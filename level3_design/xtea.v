==> flow/design.v <==
module xtea(clock, reset, mode, data_in1, data_in2, key_in, data_out1, data_out2, all_done);
parameter s0 = 8'd0, s1 = 8'd1, s2 = 8'd2, s3 = 8'd3, s4 = 8'd4, s5 = 8'd5, s6 = 8'd6, s7 = 8'd7, s8 = 8'd8, s9 = 8'd9, s10 = 8'd10,
	  s11 = 8'd11, s12 = 8'd12, s13 = 8'd13, s14 = 8'd14, s15 = 8'd15, s16 = 8'd16, s17 = 8'd17;
input clock, reset, mode;
input[31:0] data_in1, data_in2;
input[127:0] key_in;
output[31:0] data_out1, data_out2;
output all_done;
wire clock, reset;
wire[31:0] data_in1, data_in2;
wire[127:0] key_in;
reg all_done, while_flag, modereg;
reg[1:0] selectslice;
reg[7:0] state;
reg[7:0] x;
reg[31:0] data_out1, data_out2, sum, workunit1, workunit2, delta;
always @(posedge clock)
begin
	if (reset)
		state = s0;
	else begin
		case (state)
			s0: state = s1;
			s1: state = s2;
			s2: state = s3;
			s3: state = while_flag ? s4 : s15;  
			s4: state = modereg ? s10 : s5;
			s5: state = s6;
			s6: state = s7;
			s7: state = s8;
			s8: state = s9;
			s9: state = s2;
			s10: state = s11;
			s11: state = s12;
			s12: state = s13;
			s13: state = s14;
			s14: state = s2;
			s15: state = s16;
			s16: state = s17;
			s17: state = s17;
			default: state = 4'bzzzz;
		endcase
	end
end
always @(posedge clock)
begin
	if (reset) begin
		data_out1 = 32'h00000001;
		data_out2 = 32'h00000000;
		x = 8'b00000000;
		sum = 32'h00000000;
		while_flag = 1'b0;
		workunit1 = 32'h00000000;
		workunit2 = 32'h00000000;
		selectslice = 1'b0;
		all_done = 1'b0;
		delta = 32'h00000000;
		modereg = 1'b0;
	end
	else begin
		case (state)
			s1: begin
			    workunit1 = data_in1;
			    workunit2 = data_in2;
			    delta = 32'h9E3779B9;
			    sum = 32'hc6ef3720;
			    modereg = mode;
			    end
			s2: if (x < 8'd32) while_flag = 1'b1; else while_flag = 1'b0;
			s3: begin
			    end
			s4: begin
			end
			s5: selectslice = (sum >> 32'd11 & 32'd3);
			s6: case (selectslice)
				2'b00: workunit2 <= workunit2 - (((workunit1 << 4 ^ workunit1 >> 5) + workunit1) ^ (sum + key_in[127:96]));
				2'b01: workunit2 <= workunit2 - (((workunit1 << 4 ^ workunit1 >> 5) + workunit1) ^ (sum + key_in[95:64]));
				2'b10: workunit2 <= workunit2 - (((workunit1 << 4 ^ workunit1 >> 5) + workunit1) ^ (sum + key_in[63:32]));
				2'b11: workunit2 <= workunit2 - (((workunit1 << 4 ^ workunit1 >> 5) + workunit1) ^ (sum + key_in[31:0]));
				default: workunit2 = 32'bzzzzzzzzzzzzzzzzzzzzzzzzzzzzzzzz;
			    endcase
			s7: sum = sum - delta;
			s8: selectslice = (sum & 32'd3);
			s9: begin
			    case (selectslice)
			    2'b00: workunit1 <= workunit1 - (((workunit2 << 4 ^ workunit2 >> 5) + workunit2) ^ (sum + key_in[127:96]));
				2'b01: workunit1 <= workunit1 - (((workunit2 << 4 ^ workunit2 >> 5) + workunit2) ^ (sum + key_in[95:64]));
				2'b10: workunit1 <= workunit1 - (((workunit2 << 4 ^ workunit2 >> 5) + workunit2) ^ (sum + key_in[63:32]));
				2'b11: workunit1 <= workunit1 - (((workunit2 << 4 ^ workunit2 >> 5) + workunit2) ^ (sum + key_in[31:0]));
				default: workunit1 = 32'bzzzzzzzzzzzzzzzzzzzzzzzzzzzzzzzz;
			    endcase
			    x = x + 1'b1;
			    end
			s10: selectslice = (sum & 32'd3);
            s11: case (selectslice)
                    2'b00: workunit1 <= workunit1 + (((workunit2 << 4 ^ workunit2 >> 5) + workunit2) ^ (sum + key_in[127:96]));
                    2'b01: workunit1 <= workunit1 + (((workunit2 << 4 ^ workunit2 >> 5) + workunit2) ^ (sum + key_in[95:64]));
                    2'b10: workunit1 <= workunit1 + (((workunit2 << 4 ^ workunit2 >> 5) + workunit2) ^ (sum + key_in[63:32]));
                    2'b11: workunit1 <= workunit1 + (((workunit2 << 4 ^ workunit2 >> 5) + workunit2) ^ (sum + key_in[31:0]));
                    default: workunit1 = 32'bzzzzzzzzzzzzzzzzzzzzzzzzzzzzzzzz;
                endcase
            s12: sum = sum + delta;
            s13: selectslice = (sum >> 32'd11 & 32'd3);
            s14: begin
                case (selectslice)
                    2'b00: workunit2 <= workunit2 + (((workunit1 << 4 ^ workunit1 >> 5) + workunit1) ^ (sum + key_in[127:96]));
                    2'b01: workunit2 <= workunit2 + (((workunit1 << 4 ^ workunit1 >> 5) + workunit1) ^ (sum + key_in[95:64]));
                    2'b10: workunit2 <= workunit2 + (((workunit1 << 4 ^ workunit1 >> 5) + workunit1) ^ (sum + key_in[63:32]));
	            	2'b11: workunit2 <= workunit2 + (((workunit1 << 4 ^ workunit1 >> 5) + workunit1) ^ (sum + key_in[31:0]));
                    default: workunit2 = 32'bzzzzzzzzzzzzzzzzzzzzzzzzzzzzzzzz;
                endcase
                x = x + 1'b1;
                end
			s15: begin
			    end
			s16: begin
			    data_out1 <= workunit1;
			    data_out2 <= workunit2;
			    end
			s17: all_done = 1'b1;
			default: begin
			    data_out1 = 32'bzzzzzzzzzzzzzzzzzzzzzzzzzzzzzzz1;
			    data_out2 = 32'bzzzzzzzzzzzzzzzzzzzzzzzzzzzzzzzz;
			    end
		endcase
	end
end
endmodule
# --- Step by step through the tools: xtea ---
# The steps from the RTL of xtea to its reports follow in flow order.
# Line numbers count from 1 in the design file above.
# Operators carry their Yosys type and port widths (W data, S select, Z words).
# Library cell names are shortened.
setup:
  design: "xtea"
  clk_port: "clock"
  library: "sky130hd"
  lib_corner: "tt_025C_1v80"

# --- Elaborated design ---
# Counts by Yosys on the flattened word-level netlist (proc, flatten, opt, wreduce; memories kept). Register bits leave out memories and registers merged into their read ports (data or address). Print and check cells are left out. Cells with the same type and inputs are merged into one.
classes:
  add_sub_neg: 25
  n_cmp: 1
  eq_ne: 20
  muxes: 14
  bitwise: 10
  reduce_and_logical: 12
ops:
  columns: ["operator", "count"]
  rows:
  - ["$pmux W32 S4", 4]
  - ["$add A32 B32 Y32", 15]
  - ["$sub A32 B32 Y32", 9]
  - ["$pmux W32 S3", 3]
  - ["$xor A32 B32 Y32", 8]
  - ["$pmux W32 S2", 2]
  - ["$pmux W5 S15", 1]
  - ["$xor A32 B27 Y32", 2]
  - ["$eq A8 B4 Y1 const B", 8]
  - ["$eq A8 B3 Y1 const B", 4]
  - ["$reduce_or A16 Y1", 1]
  - ["$eq A8 B2 Y1 const B", 2]
  - ["$eq A8 B5 Y1 const B", 2]
  - ["$reduce_bool A3 Y1", 3]
  - ["$reduce_or A2 Y1", 4]
  - ["$add A8 B1 Y8 const B", 1]
  - ["$eq A8 B1 Y1 const B", 1]
  - ["$lt A8 B6 Y1 const B", 1]
  - ["$logic_not A8 Y1", 1]
  - ["$mux W4", 2]
  - ["$eq A2 B2 Y1 const B", 2]
  - ["$pmux W2 S2", 1]
  - ["$reduce_or A3 Y1", 1]
  - ["$eq A2 B1 Y1 const B", 1]
  - ["$logic_not A2 Y1", 1]
  - ["$reduce_bool A2 Y1", 1]
  - ["$mux W1", 1]
word_totals:
  register_bits: 182
  in_bits: 195
  out_inout_bits: 65
  wordCells: 94

# --- Logic depth ---
# Depth = most cells in a row (Yosys ltp): at word level without a register or memory, in the mapped netlist without a sequential cell, where the memories' decode and read muxes count.
logic_depth:
  word_depth: 6
  abc_area: 0
  depth_mapped: 29
  mapped_depth_nobuf: 27

# --- After synthesis ---
# Source: synth_stat.txt of the flow (Yosys; design flattened, memories mapped). It holds for the ABC_AREA given above (unset counts as 0); a run with the other value may have another netlist.
by_type:
  columns: ["type", "count", "type_area_um2"]
  rows:
  - ["dfxtp_1", 192, 3.84E+03]
  - ["ha_1", 199, 2.49E+03]
  - ["xnor2_1", 161, 1.41E+03]
  - ["a21oi_1", 275, 1376.32]
  - ["xor2_1", 123, 1.08E+03]
  - ["nand2_1", 225, 844.56]
  - ["nor2_1", 201, 754.474]
  - ["mux4_2", 32, 720.691]
  - ["a211oi_1", 87, 653.126]
  - ["mux2i_1", 56, 560.538]
  - ["a21o_1", 70, 525.504]
  - ["o21ai_0", 83, 415.398]
  - ["nand3_1", 79, 395.379]
  - ["xnor3_1", 16, 360.346]
  - ["clkbuf_1", 81, 304.042]
  - ["nor3_1", 55, 275.264]
  - ["inv_1", 69, 258.998]
  - ["o21bai_1", 31, 232.723]
# Other cell types: 72; their cells: 449.
synth_totals:
  stdcells: 2484
  synth_area_um2: 20016.7
  seq_area_um2: 3843.7
  flip_flops: 192
  n_buf: 101

# --- Path before layout ---
# Path of least setup slack by OpenSTA after synthesis, without wires, with an ideal clock, recovery checks aside; 20% of the period is set as input and as output delay. Where synthesis merged equal registers, the netlist keeps one of their names.
synth_path:
  kind: "input to register"
  from: "input key_in[0]"
  to: "register workunit1[31]"
  period_ps: 7900
  input_delay_ps: 1580
  setup_ps: 62
  launch_ps: 1580
  arrival_ps: 7437
  t_required_ps: 7838
  slack_ps: 401
  path_delay_ps: 5919
  driving_pins: 25
  period_less_setup_slack_ps: 7499
# "path_delay_ps" = arrival - input delay + setup time.
# "driving_pins": output pins that drive a net of the path, with the launching flip-flop's if there is one; two outputs of one cell count as two.
# "period_less_setup_slack_ps" is the clock period less the worst setup slack; recovery checks do not enter. This is arithmetic on one report: input and output delays are still those of the set period (20% each).
# The rows between start and end are the longest chain of elaborated cells between them; the timing report does not say that the signal goes this way. Where chains are equally long, one stands for them.
# Each line given opens the expression or statement behind the cell; cells for indexed reads and writes are added by Yosys, which also makes memories of some case tables.
# A register here has more assigning lines than the two given.
synth_via:
  path_cell_list: "mux4_2 ha_1 inv_1 fa_1 nor2b_2 o31ai_2 a21oi_4 a31oi_4 xnor2_4 xnor3_1 nand4b_1 nor4_1 and3_1 a21oi_1 xor2_1 ha_1 clkbuf_1 nand4_1 or2_2 o21a_1 or4b_1 a31oi_1 xnor2_1 or4_1 nand3_1"
  elab_chain_cells: 5
  cells_between: 7
  cone_classes: "add/sub: 3; mux: 3; logic: 1"
synth_rtl:
  columns: ["item", "line_no", "text"]
  rows:
  - ["from (decl)", 6, "input[127:0] key_in;"]
  - ["$add A32 B32 Y32", 99, "2'b11: workunit1 <= workunit1 + (((workunit2 << 4 ^ workunit2 >> 5) + workunit2) ^ (sum + key_in[31:0]));"]
  - ["$xor A32 B32 Y32", 99, null]
  - ["$add A32 B32 Y32", 99, null]
  - ["$pmux W32 S4", 95, "s11: case (selectslice)"]
  - ["$pmux W32 S3", 61, "case (state)"]
  - ["to (assign)", 63, "workunit1 = data_in1;"]
  - ["to (assign)", 86, "2'b00: workunit1 <= workunit1 - (((workunit2 << 4 ^ workunit2 >> 5) + workunit2) ^ (sum + key_in[127:96]));"]
  - ["to (decl)", 16, "reg[31:0] data_out1, data_out2, sum, workunit1, workunit2, delta;"]

# --- Timing after layout ---
# Path of least setup slack in the final report of run B (OpenROAD, finished layout, wires in). Where an end is a register, its clock arrival counts in the times.
# The path's times are printed in steps of 10 ps; the period is the one set.
layout_path:
  kind: "input to register"
  from: "input key_in[13]"
  to: "register workunit1[31]"
  period_ps: 4650
  input_delay_ps: 930
  setup_ps: 50
  launch_ps: 930
  arrival_ps: 6960
  t_required_ps: 5080
  slack_ps: -1880
  driving_pins: 24
# The rows between start and end are the longest chain of elaborated cells between them; the timing report does not say that the signal goes this way. Where chains are equally long, one stands for them.
# A register here has more assigning lines than the two given.
layout_via:
  path_cell_list: "clkdlybuf4s50_1 mux4_2 ha_4 nand4_1 nor4_4 a21oi_4 a31oi_4 a21boi_2 xnor2_2 buf_4 xor3_2 nor4_4 nand4_1 nor2b_1 buf_4 a21oi_1 xnor2_1 ha_1 nand2_1 or4b_4 a31oi_4 xnor2_2 or4_1 nand3_1"
  elab_chain_cells: 5
  cells_between: 7
  cone_classes: "add/sub: 3; mux: 3; logic: 1"
layout_rtl:
  columns: ["item", "line_no", "text"]
  rows:
  - ["from (decl)", 6, "input[127:0] key_in;"]
  - ["$add A32 B32 Y32", 99, "2'b11: workunit1 <= workunit1 + (((workunit2 << 4 ^ workunit2 >> 5) + workunit2) ^ (sum + key_in[31:0]));"]
  - ["$xor A32 B32 Y32", 99, null]
  - ["$add A32 B32 Y32", 99, null]
  - ["$pmux W32 S4", 95, "s11: case (selectslice)"]
  - ["$pmux W32 S3", 61, "case (state)"]
  - ["to (assign)", 63, "workunit1 = data_in1;"]
  - ["to (assign)", 86, "2'b00: workunit1 <= workunit1 - (((workunit2 << 4 ^ workunit2 >> 5) + workunit2) ^ (sum + key_in[127:96]));"]
  - ["to (decl)", 16, "reg[31:0] data_out1, data_out2, sum, workunit1, workunit2, delta;"]

# Measured data: module xtea, platform sky130hd, 2 stored runs of the flow under differing settings, order arbitrary. Input and output delays are each 20% of the period that was set; the output load is 0.01 pF.
# By "timing.achieved_period_ps" is meant the clock period of the run minus its worst setup slack. This is arithmetic on one report: input and output delays are still those of the set period (20% each).
# "critical_path_time_ps" is the time allowed to the run's worst setup path (the clock period less input and output delay, where it has them) less its slack. Clock arrival times count: a late capture clock shortens it, a late launch clock lengthens it.
# "design_power_w" is the tool's figure for a default switching activity; nothing was simulated.
# "critical_path_time_ps" is given in steps of 10 ps.
runs:
  - name: "run A"
    settings:
      period_ns: 12.7
      CORE_UTILIZATION: 63
      SETUP_SLACK_MARGIN: 0.9
      PLACE_DENSITY: 0.68
      CORE_ASPECT_RATIO: 0.59
      CORE_MARGIN: 7
      CELL_PAD_IN_SITES_DETAIL_PLACEMENT: 1
      TNS_END_PERCENT: 10
      GPL_ROUTABILITY_DRIVEN: 0
      CTS_CLUSTER_SIZE: 58
      SLEW_MARGIN: 10
      MIN_ROUTING_LAYER: "met1"
      MAX_ROUTING_LAYER: "met5"
      CAP_MARGIN: 20
    outcome: "incomplete, placement halted on DPL-0033"
  - name: "run B"
    settings:
      period_ns: 4.65
      CORE_UTILIZATION: 20
      CORE_MARGIN: 3
      CTS_CLUSTER_SIZE: 24
      CAP_MARGIN: 15
      SLEW_MARGIN: 0
      MAX_ROUTING_LAYER: "met5"
    results:
      yosys_chip_area_um2: 20016.7
      total_die_area_um2: 103916.0
      post_route_stdcell_area_um2: 32035.7
      finish.utilization_pct: 32.4
      final_setup_ws_ps: -1879
      timing.setup.tns_ps: -51425
      hold_worst_slack_ps: 447
      design_power_w: 0.00784
      timing.achieved_period_ps: 6529
      critical_path_time_ps: 5600
      timing.worst_path_kind: "input to register"
